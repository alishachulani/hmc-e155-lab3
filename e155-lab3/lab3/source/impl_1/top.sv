==> flow/design.v <==
module top (
        input logic reset,
        input logic [3:0] rows,
        output logic [3:0] cols,
        output logic [6:0] segments,
        output logic power1,
        output logic power2
);
        logic int_osc;
    LSOSC #()
         lf_osc (.CLKLFPU(1'b1), .CLKLFEN(1'b1), .CLKLF(int_osc));
        logic [3:0] val1;
        logic [3:0] val2;
        logic [3:0] sync_rows;
        sync sdut (int_osc, rows, sync_rows);
        fsm inst1 (int_osc, reset, sync_rows, cols, val1, val2);
        multiplexer inst2 (val2, val1, int_osc, reset, segments, power2, power1);
endmodule
module fsm(
        input logic clk,
        input logic reset,
        input logic [3:0] rows,
        output logic [3:0] cols,
        output logic [3:0] val1,
        output logic [3:0] val2
);
        logic [4:0] state, nextState;
        parameter S0 = 5'b00000;
        parameter S1 = 5'b00001;
        parameter S2 = 5'b00010;
        parameter S3 = 5'b00011;
        parameter S4 = 5'b00100;
        parameter S5 = 5'b00101;
        parameter S6 = 5'b00110;
        parameter S7 = 5'b00111;
        parameter S8 = 5'b01000;
        parameter S9 = 5'b01001;
        parameter S10 = 5'b01010;
        parameter S11 = 5'b01011;
        parameter S12 = 5'b01100;
        parameter S13 = 5'b01101;
        parameter S14 = 5'b01110;
        parameter S15 = 5'b01111;
		parameter S16 = 5'b10000;
		parameter S17 = 5'b10001;
		parameter S18 = 5'b10010;
		parameter S19 = 5'b10011;
		parameter S20 = 5'b10100;
        logic [3:0] initialRows;
        logic [3:0] initialCols;
        logic [8:0] counterOn;
        logic [8:0] counterOff;
        logic valid;
        always_ff @(posedge clk)
                if (reset == 0) begin
                        state <= S0;
                end else state <= nextState;
        always_comb
                case (state)
                        S0: nextState <= S12;
						S12: nextState <= S16;
                        S16: nextState <= S1;
                        S1: if (rows == 4'b1111) nextState <= S2;
                                else nextState <= S8;
                        S2: nextState <= S17;
						S17: nextState <= S13;
                        S13: nextState <= S3;
                        S3: if (rows == 4'b1111) nextState <= S4;
                                else nextState <= S8;
                        S4: nextState <= S18;
						S18: nextState <= S14;
                        S14: nextState <= S5;
                        S5: if (rows == 4'b1111) nextState <= S6;
                                else nextState <= S8;
                        S6: nextState <= S19;
						S19: nextState <= S15;
                        S15: nextState <= S7;
                        S7: if (rows == 4'b1111) nextState <= S0;
                                else nextState <= S8;
                        S8: if (rows == 4'b1110 || rows == 4'b1101 || rows == 4'b1011 || rows == 4'b0111) nextState <= S11;
                                else nextState <= S0;
                        S11: nextState <= S20;
						S20: nextState <= S9;
                        S9: if (counterOff == 9'b111111111 && valid) nextState <= S10;
                                else if (counterOff == 9'b111111111 && !valid) nextState <= S0;
                                else nextState <= S9;
                        S10: nextState <= S0;
                        default: nextState <= S0;
                endcase
        always_ff @(posedge clk)
                case (state)
                        S0: cols <= 4'b1110;
                        S2: cols <= 4'b1101;
                        S4: cols <= 4'b1011;
                        S6: cols <= 4'b0111;
                        S8: begin
                                counterOn <= 0;
                                counterOff <= 0;
                                initialRows <= rows;
                                initialCols <= cols;
                                valid <= 0;
								cols <= 4'b0000;
                        end
                        S9: begin
                                if (rows == initialRows) begin  
                                        counterOff <= 0;
                                        if (counterOn == 9'b111111111) begin
                                                if (!valid) begin
                                                        valid <= 1;
                                                end
                                                counterOn <= counterOn;
                                        end else counterOn <= counterOn + 1;
                                end else begin
                                        if (counterOff < 9'b111111111 && rows == 4'b1111) counterOff <= counterOff + 1;
                                        else counterOff <= 0;
                                end
                        end
                        S10: begin
                                val1 <= val2;
                                case ({initialRows, initialCols})
                                        8'b11101110: val2 <= 1;
                                        8'b11101101: val2 <= 2;
                                        8'b11101011: val2 <= 3;
                                        8'b11100111: val2 <= 10;
                                        8'b11011110: val2 <= 4;
                                        8'b11011101: val2 <= 5;
                                        8'b11011011: val2 <= 6;
                                        8'b11010111: val2 <= 11;
                                        8'b10111110: val2 <= 7;
                                        8'b10111101: val2 <= 8;
                                        8'b10111011: val2 <= 9;
                                        8'b10110111: val2 <= 12;
                                        8'b01111110: val2 <= 14;
                                        8'b01111101: val2 <= 0;
                                        8'b01111011: val2 <= 15;
                                        8'b01110111: val2 <= 13;
                                        default: val2 <= val2;
                                endcase
                        end
                endcase
endmodule
module sync (
        input logic clk,
        input logic [3:0] rows,
        output logic [3:0] synch_rows
);
        logic [3:0] n1;
      always_ff @(posedge clk)
        begin
		 n1 <= rows;
		 synch_rows <= n1;
       end
endmodule
module sevenSeg (
        input logic [3:0] switch,
        output logic [6:0] seg
);
        always_comb begin
                case (switch)
                        4'b0000: seg = 7'b0000001;
						4'b0001: seg = 7'b1001111;
						4'b0010: seg = 7'b0010010;
						4'b0011: seg = 7'b0000110;
						4'b0100: seg = 7'b1001100;
						4'b0101: seg = 7'b0100100;
						4'b0110: seg = 7'b0100000;
						4'b0111: seg = 7'b0001111;
						4'b1000: seg = 7'b0000000;
						4'b1001: seg = 7'b0000100;
						4'b1010: seg = 7'b0001000;
						4'b1011: seg = 7'b1100000;
						4'b1100: seg = 7'b0110001;
						4'b1101: seg = 7'b1000010;
						4'b1110: seg = 7'b0110000;
						4'b1111: seg = 7'b0111000;
                endcase
        end
endmodule
module multiplexer(
    input logic [3:0] S1,
    input logic [3:0] S2,
    input logic int_osc,
    input logic reset,
    output logic [6:0] segments,
    output logic power1,
    output logic power2
);
		logic [12:0] counter;
        logic [3:0] S;
		sevenSeg seg (S, segments);
    always_ff @(posedge int_osc) begin
        if (reset == 0)
            counter <= 0;
        else
            counter <= counter + 1;
    end
    always_ff @(posedge int_osc) begin
        if (counter[6] == 0) begin
            power1 <= 1;
            power2 <= 0;
            S <= S1;
        end
        else begin
            power1 <= 0;
            power2 <= 1;
            S <= S2;
        end
    end
endmodule
Tool chain data of fsm
What the tools print for fsm, step after step.
Line numbers count from 1 in the design file above.
Operators: Yosys type, input widths -> output width; for muxes data width and select width s.
Library cell names are shortened.
Not given: n/a
- design top: fsm
- clock port: clk
- library: sky130hd
- library corner: tt_025C_1v80

After elaboration
Counts by Yosys on the flattened word-level netlist (proc, flatten, opt, wreduce; memories kept). Register bits leave out memories and registers merged into their read ports (data or address). Print and check cells are left out. Cells with the same type and inputs are merged into one.
- noted output and inout port bits: 12
- noted register bits: 44
- add/subtract/negate cells at 2
- magnitude comparators: 1
- mux-type cells: 19
- eq/ne operators: 47
- reduce/logical cells at 14
- operators with widths (kind ; count):
    $pmux 5 s20 ; 1
    $eq 8x8->1 const B ; 12
    $pmux 4 s16 ; 1
    $eq 5x4->1 const B ; 8
    $pmux 9 s2 ; 2
    $mux 9 ; 4
    $eq 8x7->1 const B ; 4
    $mux 4 ; 7
    $eq 5x5->1 const B ; 5
    $eq 5x3->1 const B ; 4
    $pmux 4 s5 ; 1
    $add 9x1->9 const B ; 2
    $eq 9x9->1 const B ; 2
    $reduce_bool 16->1 ; 1
    $eq 4x4->1 const B ; 4
    $eq 5x2->1 const B ; 2
    $lt 9x9->1 const B ; 1
    $ne 2x2->1 const B ; 3
    $reduce_and 3->1 ; 2
    $eq 5x1->1 const B ; 1
    $logic_not 5->1 ; 1
    $reduce_bool 5->1 ; 1
    $eq 4x3->1 const B ; 1
    $eq 4x4->1 ; 1
    $logic_and 1x1->1 ; 3
    $logic_or 1x1->1 ; 3
    $reduce_and 2->1 ; 1
    $reduce_bool 2->1 ; 1
Other operator kinds: 3; their cells: 4.

Depth
Yosys ltp: most cells in a row. Word level: on the elaborated netlist, between registers, memories and ports. Mapped: between sequential cells and ports; inverters and the memories' decode and read muxes count.
- depth in word-level cells: 6
- ABC_AREA: 0
- gate-level depth with buffers: 8
- noted mapped depth without buffers: 8

After synthesis
Source: synth_stat.txt of the flow (Yosys; design flattened, memories mapped). It holds for the ABC_AREA given above (unset counts as 0); a run with the other value may have another netlist.
- cells by type (cell type ; count ; area in all (um^2)):
    edfxtp_1 ; 39 ; 1.17E+03
    dfxtp_1 ; 21 ; 420.403
    nor2_1 ; 28 ; 105.101
    xor2_1 ; 12 ; 105.101
    and2_1 ; 15 ; 93.84
    xnor2_1 ; 9 ; 78.826
    nand3_1 ; 14 ; 70.067
    and3_1 ; 11 ; 68.816
    nand2_1 ; 15 ; 56.304
    ha_1 ; 4 ; 50.048
    a21oi_1 ; 8 ; 40.038
    o21ai_0 ; 8 ; 40.038
    nand4b_1 ; 4 ; 35.034
    nand4_1 ; 4 ; 25.024
    nor3b_2 ; 2 ; 25.024
    buf_4 ; 3 ; 22.522
    inv_1 ; 6 ; 22.522
    nor3b_1 ; 3 ; 22.522
Other cell types: 25; their cells: 36.
- cells in the netlist at 242
- noted flip-flop cells: 60
- buffers: 11
- chip area (Yosys): 0.0027088 mm^2

Path before layout
Path of least setup slack by OpenSTA after synthesis, without wires, with an ideal clock, recovery checks aside; 20% of the period is set as input and as output delay. Where synthesis merged equal registers, the netlist keeps one of their names.
- path type: register -> register
- start: reg initialRows[1]
- end: reg counterOn[0]
- library setup time: 0.378 ns
- noted slack: 0.264 ns
- path delay at 1.856 ns
- noted time at the first pin: 0.000 ns
- noted period: 2.12 ns
- stages: 7
- arrival time at 1.478 ns
- noted required time: 1.742 ns
- synthesis period reached: 1.856 ns
"path delay" = arrival - input delay + setup time.
"stages" counts driving pins, that of a launching flip-flop among them; a cell with two outputs on the path counts twice.
"synthesis period reached" is the clock period less the worst setup slack; recovery checks do not enter. This is arithmetic on one report: input and output delays are still those of the set period (20% each).
Between the ends stands the longest chain of elaborated cells between them, by number of cells; it is not shown to be the way that was timed. Of several equally long chains one is given.
Each line given opens the expression or statement behind the cell; cells for indexed reads and writes are added by Yosys, which also makes memories of some case tables.
At most two assigning lines are given for a register; there are more.
Only ways into the end's enable, where the timed path ends, are counted here.
- cell sequence: edfxtp_1 buf_4 xnor2_1 nand4_1 nor2_1 a21oi_1 a21oi_1
- length of the longest elaborated chain: 3
- elaborated cells on any way between the ends: 3
- those cells by class: 2 x eq/ne; 1 x reduce/logical
- RTL lines, path post-synthesis (item ; RTL line ; source):
    start, declared ; 49 ; logic [3:0] initialRows;
    start, assigned ; 99 ; initialRows <= rows;
    $eq 4x4->1 ; 105 ; if (rows == initialRows) begin
    $ne 2x2->1 ; n/a ;
    $reduce_and 3->1 ; n/a ;
    end, assigned ; 111 ; counterOn <= counterOn;
    end, assigned ; 112 ; end else counterOn <= counterOn + 1;
    end, declared ; 51 ; logic [8:0] counterOn;

Timing after layout
From the final timing report of entry A: the path of least setup slack in the routed layout; clock arrival at registers is part of the times.
- path type: register -> register
- start: reg initialRows[2]
- end: reg val2[0]
- stages: 5
- noted slack: 0.68 ns
- library setup time: 0.36 ns
- noted period: 2.84 ns
- noted required time: 2.81 ns
- noted time at the first pin: 0.33 ns
- arrival time at 2.13 ns
Between the ends stands the longest chain of elaborated cells between them, by number of cells; it is not shown to be the way that was timed. Of several equally long chains one is given.
At most two assigning lines are given for a register; there are more.
Only ways into the end's enable, where the timed path ends, are counted here.
- cell sequence: edfxtp_1 nand2b_1 o41ai_2 nor3b_1 a21boi_0
- length of the longest elaborated chain: 3
- elaborated cells on any way between the ends: 18
- those cells by class: 16 x eq/ne; 2 x reduce/logical
- RTL lines, path after layout (item ; RTL line ; source):
    start, declared ; 49 ; logic [3:0] initialRows;
    start, assigned ; 99 ; initialRows <= rows;
    $eq 8x7->1 ; 120 ; case ({initialRows, initialCols})
    $reduce_bool 16->1 ; n/a ;
    $reduce_and 2->1 ; n/a ;
    end, assigned ; 121 ; 8'b11101110: val2 <= 1;
    end, assigned ; 137 ; default: val2 <= val2;
    end, declared ; 25 ; output logic [3:0] val2

Data sheet: physical implementation of fsm

Flow measurements of fsm on sky130hd: 2 stored runs with different settings, listed in no order. Input and output delays are each 20% of the period that was set; the output load is 0.01 pF.
"clock period reached": clock period set for the run, less the worst setup slack. It is reckoned from that one timing run; input and output delays stay at 20% of the period that was set.
"time on the worst setup path" means the part of the period allowed to the worst setup path (the constraints hold back 20% at inputs and 20% at outputs) less its slack; where the path has registers, the arrival times of their clocks count too.
"total power of the final layout" is the tool's figure for a default switching activity; nothing was simulated.

Entry A
Settings were period_ns = 2.84; CORE_UTILIZATION = 49; SETUP_SLACK_MARGIN = 0.1; PLACE_DENSITY = 0.71; CORE_ASPECT_RATIO = 1.68; GPL_ROUTABILITY_DRIVEN = 0; CAP_MARGIN = 20; CORE_MARGIN = 2; SLEW_MARGIN = 20
- full die area: 0.0061592 mm^2
- noted the total power of the final layout: 1.778 mW
- Yosys chip area after synthesis: 0.0027088 mm^2
- noted the standard-cell area after layout: 0.0031393 mm^2
- setup slack of the worst path at 0.678 ns
- noted the clock period reached: 2.162 ns
- time on the worst setup path: 2.16 ns
- kind of the worst setup path: register -> register
- worst-case hold slack at 0.431 ns
- summed negative setup slack at 0.000 ns

Entry B
Settings were period_ns = 1.64; CAP_MARGIN = 20; CORE_MARGIN = 2; CORE_UTILIZATION = 40; SLEW_MARGIN = 20
- Yosys chip area after synthesis: 0.0027088 mm^2
- noted the standard-cell area after layout: 0.0037036 mm^2
- noted the total power of the final layout: 3.133 mW
- worst-case hold slack at 0.433 ns
- setup slack of the worst path at -0.169 ns
- time on the worst setup path: 1.81 ns
- kind of the worst setup path: register -> register
- noted the clock period reached: 1.809 ns
- summed negative setup slack at -2.482 ns
- full die area: 0.007446 mm^2
